==> flow/design.v <==
module si4(
    input CLOCK_50,
    input [3:0] KEY,
    input [9:0] SW,
    output [7:0]LEDG,
    output [9:0]LEDR    
);
reg [27:0]cont=0;
reg l0=0;
reg l1 = 0;
reg l2 = 0;
reg l3 = 0;
reg l4 = 0;
reg l5 = 0;
reg l6 = 0;
reg l7 = 0;
assign LEDR[0] = l0;
assign LEDR[1] = l1;
assign LEDR[2] = l2;
assign LEDR[3] = l3;
assign LEDR[4] = l4;
assign LEDR[5] = l5;
assign LEDR[6] = l6;
assign LEDR[7] = l7;
always @(posedge  CLOCK_50) begin
    cont = cont + 1;
    if(cont == 33554432)begin
        l0 = ~l0;
    end
    if(cont == 67108854)begin
        l1 = ~l1;
    end
    if(cont == 100663296)begin
        l2 = ~l2;
    end
    if(cont == 134217728)begin
        l3 = ~l3;
    end
    if(cont == 167772160)begin
        l4 = ~l4;
    end
    if(cont == 201326592)begin
        l5 = ~l5;
    end
    if(cont == 234881024)begin
        l6 = ~l6;
    end
    if(cont == 268435456)begin
        l7 = ~l7;
    end
end
endmodule
Step by step through the tools: si4
The steps from the RTL of si4 to its reports follow in flow order.
Line numbers count from 1 in the design file above.
Operators carry their Yosys type and port widths (W data, S select, Z words).
Cell names lack the library's common part.
Not given: -
- design top: si4
- clock port: CLOCK_50
- cell library: sky130hd
- library corner: tt_025C_1v80

Word level
Counts by Yosys on the flattened word-level netlist (proc, flatten, opt, wreduce; memories kept). Register bits leave out memories and registers merged into their read ports (data or address); mux counts leave out enables and synchronous resets folded into registers. Print and check cells are left out. Cells with the same type and inputs are merged into one.
- noted output and inout port bits: 18
- register bits: 35
- noted bits of input ports: 15
- equal/unequal tests at 7
- $add $sub $neg: 1
- bitwise gates (word level) at 7
- operators by type and width (cell ; number):
    $eq A28 B28 Y1 const B ; 4
    $eq A28 B26 Y1 const B ; 2
    $add A28 B1 Y28 const B ; 1
    $eq A28 B27 Y1 const B ; 1
    $not A1 Y1 ; 7

Depth
Depth = most cells in a row (Yosys ltp): at word level without a register or memory, in the mapped netlist without a sequential cell, where the memories' decode and read muxes count.
- word-level depth at 2
- ABC_AREA: 0
- mapped depth at 8
- noted mapped depth without buffers: 7

Synthesis result
Source: synth_stat.txt of the flow (Yosys; design flattened, memories mapped). It holds for the ABC_AREA given above (unset counts as 0); a run with the other value may have another netlist.
- cells by type (type ; number ; total area (µm²)):
    dfxtp_1 ; 28 ; 560.538
    edfxtp_1 ; 7 ; 210.202
    buf_4 ; 19 ; 142.637
    xnor2_1 ; 9 ; 78.826
    xor2_1 ; 9 ; 78.826
    nor4_1 ; 12 ; 75.072
    nor4_2 ; 6 ; 75.072
    nand3_1 ; 14 ; 70.067
    nand4_1 ; 11 ; 68.816
    inv_1 ; 17 ; 63.811
    nand2_1 ; 16 ; 60.058
    ha_1 ; 3 ; 37.536
    nor3_1 ; 7 ; 35.034
    or2_2 ; 5 ; 31.28
    buf_2 ; 6 ; 30.029
    mux2i_1 ; 3 ; 30.029
    nand4_2 ; 2 ; 25.024
    o21ai_0 ; 5 ; 25.024
Other cell types: 29; their cells: 45.
- noted flip-flops: 35
- chip area (Yosys): 2044.5 µm²
- noted cells in the netlist: 224
- buffer cells at 25
- sequential part of the area at 770.7 µm²

Worst setup path after synthesis
OpenSTA on the mapped netlist: ideal clock, no wires. The path of least setup slack (recovery checks aside). Input and output delay are each 20% of the period. Register names are those of the netlist, which keeps one name where synthesis merged equal registers.
- kind: register to register
- from: register cont[0]
- to: register l1
- launch time at the first pin: 0 ps
- arrival at 2429 ps
- noted stages: 9
- data required time: 3442 ps
- setup slack: 1013 ps
- noted clock period: 3760 ps
- path buffers at 1
- library setup time at 318 ps
- path delay at 2747 ps
- noted period reached after synthesis: 2747 ps
"path delay" is the arrival time less input delay plus setup time.
"stages" counts driving pins, that of a launching flip-flop among them; a cell with two outputs on the path counts twice.
"period reached after synthesis" is the clock period less the worst setup slack; recovery checks do not enter. This is arithmetic on one report: input and output delays are still those of the set period (20% each).
The rows between start and end are the longest chain of elaborated cells between them; the timing report does not say that the signal goes this way. Where chains are equally long, one stands for them.
Each line given opens the expression or statement behind the cell; cells for indexed reads and writes are added by Yosys, which also makes memories of some case tables.
- path through: dfxtp_1 > ha_1 > nand4_2 > buf_2 > or3_1 > a211oi_1 > nand4_1 > or4_1 > nor4_2
- length of the longest elaborated chain at 2
- elaborated cells on any way between the ends at 2
- classes of those cells: 1 x add/sub; 1 x eq/ne
- RTL lines, path after synthesis (item ; RTL line ; source):
    start, declared ; 8 ; reg [27:0]cont=0;
    start, assigned ; 26 ; cont = cont + 1;
    $add A28 B1 Y28 ; 26 ;
    $eq A28 B26 Y1 ; 30 ; if(cont == 67108854)begin
    end, assigned ; 31 ; l1 = ~l1;
    end, declared ; 10 ; reg l1 = 0;

Worst path after layout
From the final timing report of run 2: the path of least setup slack in the routed layout; clock arrival at registers is part of the times.
The path's times are printed in steps of 10 ps; the period is the one set.
- kind: register to register
- from: register cont[0]
- to: register l2
- path buffers at 1
- noted stages: 9
- noted clock period: 4050 ps
- setup slack: 1190 ps
- launch time at the first pin: 290 ps
- library setup time at 310 ps
- data required time: 4040 ps
- arrival at 2850 ps
The rows between start and end are the longest chain of elaborated cells between them; the timing report does not say that the signal goes this way. Where chains are equally long, one stands for them.
- path through: dfxtp_4 > ha_4 > nand4_4 > or3_1 > buf_4 > o31a_1 > nor4_4 > o2111ai_4 > nor4_4
- length of the longest elaborated chain at 2
- elaborated cells on any way between the ends at 2
- classes of those cells: 1 x add/sub; 1 x eq/ne
- RTL lines, path post-layout (item ; RTL line ; source):
    start, declared ; 8 ; reg [27:0]cont=0;
    start, assigned ; 26 ; cont = cont + 1;
    $add A28 B1 Y28 ; 26 ;
    $eq A28 B27 Y1 ; 33 ; if(cont == 100663296)begin
    end, assigned ; 34 ; l2 = ~l2;
    end, declared ; 11 ; reg l2 = 0;

# Flow runs of si4

si4 through Yosys and OpenROAD on sky130hd: 2 stored runs, unordered, with their settings and measured results. The constraints put input and output delay at 20% of the set period each and load the outputs with 0.01 pF.
By "reached clock period" is meant the clock period of the run minus its worst setup slack. This is arithmetic on one report: input and output delays are still those of the set period (20% each).
"worst setup path time" means the part of the period allowed to the worst setup path (the constraints hold back 20% at inputs and 20% at outputs) less its slack; where the path has registers, the arrival times of their clocks count too.
"total power of the final layout" is the tool's figure for a default switching activity; nothing was simulated.
"worst setup path time" is given in steps of 10 ps.

Run 1
Settings were period_ns = 3.1; CORE_UTILIZATION = 70; PLACE_DENSITY_LB_ADDON = 0.0; CELL_PAD_IN_SITES_GLOBAL_PLACEMENT = 3; ABC_AREA = 0; GPL_TIMING_DRIVEN = 1; GPL_ROUTABILITY_DRIVEN = 1; MAX_ROUTING_LAYER = met5; CAP_MARGIN = 20; CORE_MARGIN = 2; SLEW_MARGIN = 20
- stopped before the end: placement reported FLW-0024

Run 2
Settings were period_ns = 4.05; CORE_UTILIZATION = 45; SETUP_SLACK_MARGIN = 1.09; PLACE_DENSITY_LB_ADDON = 0.04; CELL_PAD_IN_SITES_DETAIL_PLACEMENT = 1; GPL_TIMING_DRIVEN = 0; CTS_CLUSTER_SIZE = 73; CTS_CLUSTER_DIAMETER = 51; CAP_MARGIN = 20; MIN_ROUTING_LAYER = met2; CORE_MARGIN = 2; SLEW_MARGIN = 20
- reached clock period: 2858 ps
- lowest hold slack: 448 ps
- utilization in the final report at 0.581
- standard-cell area after routing: 2529.9 µm²
- worst setup slack after layout at 1192 ps
- noted the total power of the final layout: 614.1 uW
- noted the worst setup path time: 2860 ps
- critical path type: register to register
- noted the final setup TNS: 0 ps
- post-synthesis cell area: 2044.5 µm²
- die area at 5098.7 µm²
