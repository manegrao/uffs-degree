==> flow/design.v <==
module si3(
    input CLOCK_50,
    input [3:0] KEY,
    input [9:0] SW,
    output [7:0]LEDG,
    output [9:0]LEDR    
);
reg [25:0]cont=0;
reg l=0;
assign LEDR = l;
always @(posedge  CLOCK_50) begin
    cont = cont + 1;
    if(cont == 0)begin
        l = ~l;
    end
end
endmodule
# Reports on si3
# Tool output for the design above, in the order of the flow.
# Line numbers count from 1 in the design file above.
# Library cell names are shortened.
# The mark - stands for no value.
[design] design="si3" clock_port="CLOCK_50" cell_library="sky130hd" lib_corner="tt_025C_1v80"

# Word level
# Yosys after proc, flatten, opt, wreduce and memory -nomap, before mapping. Enables and synchronous resets that opt folds into registers are not counted as muxes. Memory bits, and registers merged into a memory's read port (data or address), are not among the register bits. Print and check cells are not counted. Equal cells are merged and count once.
[classes] add_sub_neg=1 logic=1 reduce_logical=1
[ops] cell="26-bit by 1-bit adder with 26-bit output with constant B" n=1
[ops] cell="26-bit zero test" n=1
[ops] cell="1-bit inverter" n=1
[bits] ff_bits=27 input_bits=15 output_inout_bits=18

# Depth
# Longest topological path by Yosys (ltp), each cell counted once; first at word level (registers and memories cut), then after technology mapping (sequential cells cut; the memories' decode and read muxes count).
[depth] depth_word=2 ABC_AREA=0 mapped_depth=7 mapped_depth_nobuf=7

# Mapped cells and area
# The flow's flattened synthesis, as Yosys stat reports it; memories are mapped. The netlist is that of the ABC_AREA named above (0 if unset); the other value can give another one.
# The area totals of this step are shown rounded.
[mapped] cell_count=160 area_um2=1510 seq_area_um2=551 ff_cells=27 n_buf=22
[by_type] cell="dfxtp_1" n=26
[by_type] cell="xnor2_1" n=18
[by_type] cell="buf_4" n=19
[by_type] cell="xor2_1" n=8
[by_type] cell="nand3_1" n=12
[by_type] cell="nand2_1" n=10
[by_type] cell="nor4_2" n=3
[by_type] cell="nand4_1" n=5
[by_type] cell="edfxtp_1" n=1
[by_type] cell="nor3_1" n=6
[by_type] cell="nor4_4" n=1
[by_type] cell="mux2i_1" n=2
[by_type] cell="nand3_2" n=2
[by_type] cell="and3_1" n=3
[by_type] cell="nor2_1" n=5
[by_type] cell="or2_2" n=3
[by_type] cell="a211o_1" n=2
[by_type] cell="a41oi_1" n=2
# Not listed: further types 24, cells in them 32.

# Timing after synthesis
# OpenSTA on the mapped netlist: ideal clock, no wires. The path of least setup slack (recovery checks aside). Input and output delay are each 20% of the period. Register names are those of the netlist, which keeps one name where synthesis merged equal registers.
[synth_timing] path_type="reg2reg" startpoint="register cont[0]" endpoint="register l" tclk_ns=3.79 launch_ns=0.000 t_arrival_ns=2.262 required_time_ns=3.472 setup_slack_ns=1.209 delay_ns=2.580 driving_pins=8 path_buffers=0 period_less_setup_slack_ns=2.581
# "delay_ns" = arrival - input delay + setup time.
# "driving_pins" counts driving pins, that of a launching flip-flop among them; a cell with two outputs on the path counts twice.
# "period_less_setup_slack_ns" = period - worst setup slack (recovery checks aside). The figure is calculated, with input and output delays left at 20% of the set period.
# The rows between start and end are the longest chain of elaborated cells between them; the timing report does not say that the signal goes this way. Where chains are equally long, one stands for them.
# Each line given opens the expression or statement behind the cell; cells for indexed reads and writes are added by Yosys, which also makes memories of some case tables.
[synth_between] path_cell_list="dfxtp_1 > ha_1 > nand3_2 > nor4_1 > nand3_1 > xnor2_1 > or4_1 > nor4_2" elab_chain_cells=2
[synth_lines] element="start: declaration" line_no=8 source="reg [25:0]cont=0;"
[synth_lines] element="start: assignment" line_no=12 source="cont = cont + 1;"
[synth_lines] element="26-bit by 1-bit adder with 26-bit output" line_no=12
[synth_lines] element="26-bit zero test" line_no=13 source="if(cont == 0)begin"
[synth_lines] element="end: assignment" line_no=14 source="l = ~l;"
[synth_lines] element="end: declaration" line_no=9 source="reg l=0;"

# Path in the finished layout
# Path of least setup slack in the final report of flow run B (OpenROAD, finished layout, wires in). Where an end is a register, its clock arrival counts in the times.
[layout_timing] path_type="reg2reg" startpoint="register cont[4]" endpoint="register l" tclk_ns=2.79 launch_ns=0.35 t_arrival_ns=2.66 required_time_ns=2.84 setup_slack_ns=0.19 driving_pins=7 path_buffers=0
# The rows between start and end are the longest chain of elaborated cells between them; the timing report does not say that the signal goes this way. Where chains are equally long, one stands for them.
[layout_between] path_cell_list="dfxtp_1 > nand3_4 > nor4_1 > nand3_1 > xnor2_1 > or4_1 > nor4_2" elab_chain_cells=2
[layout_lines] element="start: declaration" line_no=8 source="reg [25:0]cont=0;"
[layout_lines] element="start: assignment" line_no=12 source="cont = cont + 1;"
[layout_lines] element="26-bit by 1-bit adder with 26-bit output" line_no=12
[layout_lines] element="26-bit zero test" line_no=13 source="if(cont == 0)begin"
[layout_lines] element="end: assignment" line_no=14 source="l = ~l;"
[layout_lines] element="end: declaration" line_no=9 source="reg l=0;"

Lab notebook: si3

Below are 2 stored runs of the flow (Yosys, OpenROAD; platform sky130hd) on si3, each with its settings and what was measured, unordered. Constraints: input delay and output delay 20% of the set period each, output load 0.01 pF.
"worst setup path time" = time allowed to the worst setup path (clock period - input delay - output delay, where it has them) - its slack; a late launch clock adds to it, a late capture clock takes from it.
"power": no workload was simulated; the value follows from the tool's default switching activity.
The results are shown rounded.
[flow run A] settings: period_ns=1.73, CORE_UTILIZATION=40, SETUP_SLACK_MARGIN=-0.17, PLACE_DENSITY=0.91, CELL_PAD_IN_SITES_DETAIL_PLACEMENT=2, TNS_END_PERCENT=80, CAP_MARGIN=5, SLEW_MARGIN=5, MIN_ROUTING_LAYER=met2, CORE_MARGIN=2
[flow run A] result: did not finish, routing stopped with DPL-0033
[flow run B] settings: period_ns=2.79, CORE_UTILIZATION=43, SETUP_SLACK_MARGIN=-0.22, PLACE_DENSITY_LB_ADDON=0.25, CORE_MARGIN=10, CELL_PAD_IN_SITES_GLOBAL_PLACEMENT=2, CELL_PAD_IN_SITES_DETAIL_PLACEMENT=1, CTS_CLUSTER_DIAMETER=274, CAP_MARGIN=35, MAX_ROUTING_LAYER=met4, SLEW_MARGIN=20
[flow run B] result: chip area after synthesis (Yosys) 1510 um^2, die area 6270 um^2, standard-cell area of the final layout 1540 um^2, utilization 45.9 %, worst setup slack after layout 0.187 ns, total negative slack 0.000 ns, worst hold slack 0.484 ns, power 0.579 mW, worst setup path time 2.60 ns, worst setup path kind reg2reg
